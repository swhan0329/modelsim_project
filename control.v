==> flow/design.v <==
module control(clk,reset,L1_cmd,L2_cmd,L3_cmd);
input clk,reset;
output [1:0] L1_cmd;
output [1:0] L2_cmd;
output [2:0] L3_cmd;
reg [1:0] L1_cmd;
reg [1:0] L2_cmd;
reg [2:0] L3_cmd;
reg [6:0] counter;
reg [2:0] state;
always@(posedge clk)
begin
  if(reset==1)
    begin
      L1_cmd=0;
      L2_cmd=0;
      L3_cmd=0;
      counter=0;
      state=0;
    end
  else
   begin
     if (state==0)
       state=1;
     else if (state==1)
       begin
       L3_cmd=3;  
       L2_cmd=0;  
       L1_cmd=0;  
       if(counter==39)
        begin
          counter=0;
          state=2;
        end      
       end 
    else if (state==2)
        begin
       L3_cmd=4;  
       L2_cmd=0;  
       L1_cmd=0;  
       if(counter==5)
        begin
          counter=0;
          state=3;
        end      
       end 
  else if (state==3)
        begin
       L3_cmd=2;  
       L2_cmd=2;  
       L1_cmd=0;  
       if(counter==80)
        begin
          counter=0;
          state=4;
        end      
       end 
else if (state==4)
        begin
       L3_cmd=1;  
       L2_cmd=1;  
       L1_cmd=0;  
       if(counter==5)
        begin
          counter=0;
          state=5;
        end      
       end 
else if (state==5)
        begin
       L3_cmd=0;  
       L2_cmd=0;  
       L1_cmd=2;  
       if(counter==60)
        begin
          counter=0;
          state=6;
        end   
       end 
else if (state==6)
        begin
       L3_cmd=0;  
       L2_cmd=0;  
       L1_cmd=1;  
       if(counter==5)
        begin
          counter=0;
          state=1;
        end   
       end 
   counter=counter+1;
   end
end
endmodule
=== Step by step through the tools: control ===
Tool output for the design above, in the order of the flow.
Lines are those of the file above, counted from 1.
Operators: Yosys type, input widths -> output width; for muxes data width and select width s.
Cell names lack the library's common part.
Not given: n/a

* Design top: control
* Clock input: clk
* Library: sky130hd
* Corner: tt_025C_1v80

=== Word-level counts ===
Yosys after proc, flatten, opt, wreduce and memory -nomap, before mapping. Memory bits, and registers merged into a memory's read port (data or address), are not among the register bits. Print and check cells are not counted. Equal cells are merged and count once.

* Multiplexer cells: 43
* Bitwise operators: 1
* $add $sub $neg: 1
* Reduce/logical cells: 7
* Equality and inequality tests: 22

{| class="wikitable"
|+ Operators by type and width
! kind !! number
|-
| $mux 7 || 12
|-
| $mux 3 || 18
|-
| $mux 2 || 12
|-
| $eq 7x6->1 const B || 2
|-
| $reduce_and 7->1 || 2
|-
| $ne 5x5->1 const B || 2
|-
| $eq 3x3->1 const B || 3
|-
| $ne 4x3->1 const B || 2
|-
| $add 7x1->7 const B || 1
|-
| $eq 7x3->1 const B || 1
|-
| $ne 7x6->1 const B || 1
|-
| $eq 7x7->1 const B || 1
|-
| $reduce_bool 7->1 || 1
|-
| $eq 3x2->1 const B || 2
|-
| $ne 3x2->1 const B || 2
|-
| $ne 6x5->1 const B || 1
|-
| $ne 6x6->1 const B || 1
|-
| $reduce_bool 6->1 || 1
|-
| $ne 5x4->1 const B || 1
|-
| $ne 4x4->1 const B || 1
|-
| $eq 3x1->1 const B || 1
|-
| $logic_not 3->1 || 1
|-
| $ne 2x1->1 const B || 1
|-
| $reduce_and 2->1 || 1
|-
| $reduce_or 2->1 || 1
|-
| $not 1->1 || 1
|-
| $mux 1 || 1
|}

* Register bits after elaboration: 17
* Input bits: 2
* Output and inout bits: 7
* Elaborated cells: 80

=== Depth ===
Longest topological path by Yosys (ltp), each cell counted once; first at word level (registers and memories cut), then after technology mapping (sequential cells cut; the memories' decode and read muxes count).

* Depth in word-level cells: 11
* ABC_AREA: 0
* Depth in mapped cells: 11

=== After synthesis ===
Yosys stat after the flow's synthesis: flattened, memories mapped to cells. It holds for the ABC_AREA given above (unset counts as 0); a run with the other value may have another netlist.
Totals and module areas in this step are rounded.

{| class="wikitable"
|+ Cells by type
! type !! number !! total area (µm²)
|-
| dfxtp_1 || 21 || 420.403
|-
| nor2_1 || 14 || 52.55
|-
| nor3_1 || 10 || 50.048
|-
| a21oi_1 || 9 || 45.043
|-
| nand2_1 || 12 || 45.043
|-
| xnor2_1 || 4 || 35.034
|-
| nor3b_1 || 3 || 22.522
|-
| a32oi_1 || 2 || 17.517
|-
| and2b_2 || 2 || 17.517
|-
| o311ai_2 || 1 || 16.266
|-
| a22oi_1 || 2 || 15.014
|-
| mux2_4 || 1 || 15.014
|-
| or2b_1 || 2 || 15.014
|-
| clkbuf_8 || 1 || 13.763
|-
| and4bb_2 || 1 || 12.512
|-
| ha_1 || 1 || 12.512
|-
| nand2b_1 || 2 || 12.512
|-
| nand4_1 || 2 || 12.512
|}

Not listed: further types 24, cells in them 30.

* Buffers: 4
* Mapped cells: 120
* Area of sequential cells: 420 µm²
* Mapped flip-flops: 21
* Chip area (Yosys): 1000 µm²

=== Path before layout ===
OpenSTA on the mapped netlist: ideal clock, no wires. The path of least setup slack (recovery checks aside). Input and output delay are each 20% of the period. Register names are those of the netlist, which keeps one name where synthesis merged equal registers.

* Kind: reg-to-reg
* Start point: register counter[3]
* End point: register counter[6]
* Period: 3.27 ns
* Launch time at the first pin: 0.000 ns
* Slack: 0.852 ns
* Buffers on the path: 0
* Driving pins on the path: 11
* Setup time: 0.132 ns
* Path delay: 2.418 ns
* Data arrival time: 2.286 ns
* Required time: 3.138 ns
* Period reached after synthesis: 2.418 ns

"path delay" = arrival - input delay + setup time.
"driving pins on the path" counts driving pins, that of a launching flip-flop among them; a cell with two outputs on the path counts twice.
"period reached after synthesis" = period - worst setup slack (recovery checks aside). The figure is calculated, with input and output delays left at 20% of the set period.
Between the ends stands the longest chain of elaborated cells between them, by number of cells; it is not shown to be the way that was timed. Of several equally long chains one is given.
Each line given opens the expression or statement behind the cell; cells for indexed reads and writes are added by Yosys, which also makes memories of some case tables.
At most two assigning lines are given for a register; there are more.

* Cells stage by stage: dfxtp_1 or2_4 or4_4 o31a_1 and2_2 ha_1 and3_2 nand2_1 nor3_1 xnor2_1 nor3_1
* Cells in the longest elaborated chain: 11

{| class="wikitable"
|+ RTL lines, path after synthesis
! element !! RTL line !! text
|-
| start: declaration || 9 || <nowiki>reg [6:0] counter;</nowiki>
|-
| start: assignment || 18 || <nowiki>counter=0;</nowiki>
|-
| start: assignment || 91 || <nowiki>counter=counter+1;</nowiki>
|-
| $eq 7x3->1 || 85 || <nowiki>if(counter==5)</nowiki>
|-
| $mux 7 || 85 ||
|-
| $mux 7 || 80 || <nowiki>else if (state==6)</nowiki>
|-
| $mux 7 || 69 || <nowiki>else if (state==5)</nowiki>
|-
| $mux 7 || 58 || <nowiki>else if (state==4)</nowiki>
|-
| $mux 7 || 47 || <nowiki>else if (state==3)</nowiki>
|-
| $mux 7 || 36 || <nowiki>else if (state==2)</nowiki>
|-
| $mux 7 || 25 || <nowiki>else if (state==1)</nowiki>
|-
| $mux 7 || 23 || <nowiki>if (state==0)</nowiki>
|-
| $mux 7 || 13 || <nowiki>if(reset==1)</nowiki>
|-
| $add 7x1->7 || 91 ||
|-
| end: assignment || 87 || <nowiki>counter=0;</nowiki>
|-
| end: assignment || 91 ||
|-
| end: declaration || 9 ||
|}

=== Worst path after layout ===
Path of least setup slack in the final report of run 1 (OpenROAD, finished layout, wires in). Where an end is a register, its clock arrival counts in the times.

* Kind: reg-to-reg
* Start point: register counter[4]
* End point: register counter[4]
* Data arrival time: 2.51 ns
* Slack: 0.05 ns
* Required time: 2.55 ns
* Launch time at the first pin: 0.31 ns
* Buffers on the path: 0
* Period: 2.32 ns
* Driving pins on the path: 10
* Setup time: 0.08 ns

Between the ends stands the longest chain of elaborated cells between them, by number of cells; it is not shown to be the way that was timed. Of several equally long chains one is given.
At most two assigning lines are given for a register; there are more.

* Cells stage by stage: dfxtp_2 or2_4 or4_4 o31a_1 and2_4 ha_4 and3_4 o31ai_1 xnor2_1 nor3_1
* Cells in the longest elaborated chain: 11

{| class="wikitable"
|+ RTL lines, path after layout
! element !! RTL line !! text
|-
| start: declaration || 9 || <nowiki>reg [6:0] counter;</nowiki>
|-
| start: assignment || 18 || <nowiki>counter=0;</nowiki>
|-
| start: assignment || 91 || <nowiki>counter=counter+1;</nowiki>
|-
| $eq 7x3->1 || 85 || <nowiki>if(counter==5)</nowiki>
|-
| $mux 7 || 85 ||
|-
| $mux 7 || 80 || <nowiki>else if (state==6)</nowiki>
|-
| $mux 7 || 69 || <nowiki>else if (state==5)</nowiki>
|-
| $mux 7 || 58 || <nowiki>else if (state==4)</nowiki>
|-
| $mux 7 || 47 || <nowiki>else if (state==3)</nowiki>
|-
| $mux 7 || 36 || <nowiki>else if (state==2)</nowiki>
|-
| $mux 7 || 25 || <nowiki>else if (state==1)</nowiki>
|-
| $mux 7 || 23 || <nowiki>if (state==0)</nowiki>
|-
| $mux 7 || 13 || <nowiki>if(reset==1)</nowiki>
|-
| $add 7x1->7 || 91 ||
|-
| end: assignment || 87 || <nowiki>counter=0;</nowiki>
|-
| end: assignment || 91 ||
|-
| end: declaration || 9 ||
|}

Below are 2 stored runs of the flow (Yosys, OpenROAD; platform sky130hd) on control, each with its settings and what was measured, unordered. Constraints: input delay and output delay 20% of the set period each, output load 0.01 pF.
By "reached clock period" is meant the clock period of the run minus its worst setup slack. This is arithmetic on one report: input and output delays are still those of the set period (20% each).
"critical setup path time" means the part of the period allowed to the worst setup path (the constraints hold back 20% at inputs and 20% at outputs) less its slack; where the path has registers, the arrival times of their clocks count too.
"power": no workload was simulated; the value follows from the tool's default switching activity.
Results are given in rounded form.

=== Run 1 ===
{| class="wikitable"
! Setting !! Value
|-
| period_ns || 2.32
|-
| CORE_UTILIZATION || 41
|-
| PLACE_DENSITY || 0.55
|-
| CORE_ASPECT_RATIO || 1.27
|-
| CELL_PAD_IN_SITES_GLOBAL_PLACEMENT || 0
|-
| CTS_CLUSTER_DIAMETER || 258
|-
| SLEW_MARGIN || 0
|-
| MIN_ROUTING_LAYER || met2
|-
| CAP_MARGIN || 20
|-
| CORE_MARGIN || 2
|-
! Result !! Value
|-
| Critical setup path time || 2.27 ns
|-
| Critical path type || reg-to-reg
|-
| Setup slack of the critical path || 0.047 ns
|-
| Die area || 3000 µm²
|-
| Area of the standard cells in the finished layout || 1400 µm²
|-
| Post-synthesis cell area || 1000 µm²
|-
| Power || 640 uW
|-
| Reached clock period || 2.273 ns
|}

=== Run 2 ===
{| class="wikitable"
! Setting !! Value
|-
| period_ns || 2.21
|-
| CORE_UTILIZATION || 37
|-
| HOLD_SLACK_MARGIN || 0.07
|-
| CORE_ASPECT_RATIO || 0.77
|-
| CELL_PAD_IN_SITES_GLOBAL_PLACEMENT || 2
|-
| CELL_PAD_IN_SITES_DETAIL_PLACEMENT || 0
|-
| GPL_TIMING_DRIVEN || 0
|-
| GPL_ROUTABILITY_DRIVEN || 1
|-
| CTS_CLUSTER_DIAMETER || 232
|-
| CAP_MARGIN || 20
|-
| SLEW_MARGIN || 40
|-
| CORE_MARGIN || 2
|-
! Result !! Value
|-
| Area of the standard cells in the finished layout || 1300 µm²
|-
| Critical setup path time || 2.28 ns
|-
| Critical path type || reg-to-reg
|-
| Post-synthesis cell area || 1000 µm²
|-
| Power || 660 uW
|-
| Reached clock period || 2.277 ns
|-
| Die area || 3300 µm²
|-
| Setup slack of the critical path || -0.067 ns
|}
